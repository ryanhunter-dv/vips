==> flow/design.v <==
interface ChiVipIf#(REQCHN=1,RSPCHN=1,DATCHN=1,SNPCHN=1)(input clk,input resetn);
endinterface
module DUT(
	input clk_i,rstn_i,
	input valid_i,
	input[31:0] data_i,
	output ack_o
);
	reg ack_r;
	reg [3:0] counter_r;
	reg [3:0] counter2_r;
	assign ack_o = ack_r;
	always @(posedge clk_i or negedge rstn_i) begin
		if (~rstn_i) begin
			ack_r <= 1'b0;
			counter_r <= 4'h0;
			counter2_r<= 4'h0;
		end else begin
			if (valid_i) begin
				if (counter_r==counter2_r) begin
					counter2_r <= counter2_r + 1'b1;
					ack_r <= 1'b1;
				end else begin
					counter_r <= counter_r + 1'b1;
				end
			end
			if (ack_r == 1'b1) begin
				counter_r <= 4'h0;
				ack_r <= 1'b0;
			end
		end
	end
endmodule
-- Step by step through the tools: DUT
The steps from the RTL of DUT to its reports follow in flow order.
Line numbers count from 1 in the design file above.
Cell names lack the library's common part.
Not given: n/a
- design top: DUT
- clock input: clk_i
- standard-cell library: sky130hd
- timing corner: tt_025C_1v80

-- Word-level counts
Source: Yosys, flattened and elaborated, memories not mapped. Widths are those after wreduce. Registers that Yosys merges into a memory's read port (data or address) are not register bits. Print and check cells do not count. Equal cells are merged and count once.
- flip-flop bits (word level) at 9
- input port bits at 35
- output and inout bits: 1
- noted cells after elaboration: 16
- $add $sub $neg at 2
- equal/unequal tests at 2
- noted mux-type cells: 6
- noted reduce/logical cells: 3
- operators with widths (operator ; number):
    4-bit two-way mux ; 3
    4-bit by 1-bit adder with 4-bit output with constant B ; 2
    2-bit AND reduction ; 2
    4-bit equality test ; 1
    1-bit two-way mux ; 3
    2-bit inequality test with constant B ; 1
    2-bit nonzero test ; 1

-- Logic depth
Depth = most cells in a row (Yosys ltp): at word level without a register or memory, in the mapped netlist without a sequential cell, where the memories' decode and read muxes count.
- depth in word-level cells: 4
- ABC_AREA at 0
- depth in mapped cells at 4
- mapped depth without buffers: 4

-- Mapped cells and area
Source: synth_stat.txt of the flow (Yosys; design flattened, memories mapped). It holds for the ABC_AREA given above (unset counts as 0); a run with the other value may have another netlist.
- cell count at 41
- chip area (Yosys): 441.7 sq um
- area of sequential cells: 225.2 sq um
- flip-flop cells at 9
- noted buffers: 0
- cell types (cell type ; number ; total area (sq um)):
    dfrtp_1 ; 9 ; 225.216
    xnor2_1 ; 5 ; 43.792
    xor2_1 ; 3 ; 26.275
    ha_1 ; 2 ; 25.024
    a21oi_1 ; 3 ; 15.014
    mux2_4 ; 1 ; 15.014
    nand3_1 ; 3 ; 15.014
    or3_1 ; 2 ; 12.512
    nor2_1 ; 3 ; 11.261
    a41o_1 ; 1 ; 10.01
    o21ai_0 ; 2 ; 10.01
    inv_1 ; 2 ; 7.507
    nand2_1 ; 2 ; 7.507
    nand4_1 ; 1 ; 6.256
    or2_2 ; 1 ; 6.256
    nor3_1 ; 1 ; 5.005

-- Path before layout
Source: OpenSTA report_checks on the synthesized netlist (no wires, ideal clock, input and output delay 20% of the period each), path of least setup slack; recovery checks are left aside. Register names are those of the netlist, which keeps one name where synthesis merged equal registers.
- path type: register to register
- from: register counter_r[0]
- to: register counter2_r[1]
- noted period: 2.4 ns
- noted library setup time: 0.125 ns
- launch time at the first pin: 0.000 ns
- noted arrival: 1.380 ns
- data required time at 2.275 ns
- setup slack at 0.895 ns
- noted delay of the path: 1.505 ns
- stages: 5
- noted path buffers: 0
- period reached after synthesis at 1.505 ns
"delay of the path" is the arrival time less input delay plus setup time.
"stages": output pins that drive a net of the path, with the launching flip-flop's if there is one; two outputs of one cell count as two.
"period reached after synthesis" is the clock period less the worst setup slack; recovery checks do not enter. This is arithmetic on one report: input and output delays are still those of the set period (20% each).
Between the ends stands the longest chain of elaborated cells between them, by number of cells; it is not shown to be the way that was timed. Of several equally long chains one is given.
Each line given opens the expression or statement behind the cell; cells for indexed reads and writes are added by Yosys, which also makes memories of some case tables.
At most two assigning lines are given for a register; there are more.
- path through: dfrtp_1 > xnor2_1 > nand4_1 > or2_2 > mux2_4
- noted length of the longest elaborated chain: 2
- elaborated cells on any way between the ends: 2
- RTL lines with such cells: 1
- those cells by class: eq/ne: 1; reduce/logical: 1
- ends and longest elaborated chain, post-synthesis (element ; line ; text):
    start, declared ; 10 ; reg [3:0] counter_r;
    start, assigned ; 16 ; counter_r <= 4'h0;
    start, assigned ; 24 ; counter_r <= counter_r + 1'b1;
    4-bit equality test ; 20 ; if (counter_r==counter2_r) begin
    2-bit AND reduction ; n/a ;
    end, assigned ; 17 ; counter2_r<= 4'h0;
    end, assigned ; 21 ; counter2_r <= counter2_r + 1'b1;
    end, declared ; 11 ; reg [3:0] counter2_r;

==> results <==
DUT on sky130hd: 2 stored runs with different settings, listed in no order. Input and output delays are each 20% of the period that was set; the output load is 0.01 pF.

Run 1
Settings were period_ns = 1.08; CORE_UTILIZATION = 50; SETUP_SLACK_MARGIN = -0.04; PLACE_DENSITY_LB_ADDON = 0.26; CELL_PAD_IN_SITES_GLOBAL_PLACEMENT = 0; CELL_PAD_IN_SITES_DETAIL_PLACEMENT = 1; TNS_END_PERCENT = 50; GPL_ROUTABILITY_DRIVEN = 1; CTS_CLUSTER_DIAMETER = 247; SLEW_MARGIN = 10; MIN_ROUTING_LAYER = met1; CAP_MARGIN = 20; CORE_MARGIN = 2
- unfinished; error PDN-0185 in floorplanning

Run 2
Settings were period_ns = 2.34; CORE_UTILIZATION = 57; PLACE_DENSITY_LB_ADDON = 0.22; CELL_PAD_IN_SITES_GLOBAL_PLACEMENT = 1; GPL_TIMING_DRIVEN = 1; GPL_ROUTABILITY_DRIVEN = 0; MIN_ROUTING_LAYER = met1; MAX_ROUTING_LAYER = met4; CAP_MARGIN = 20; CORE_MARGIN = 2; SLEW_MARGIN = 20
- unfinished; error PDN-0185 in floorplanning
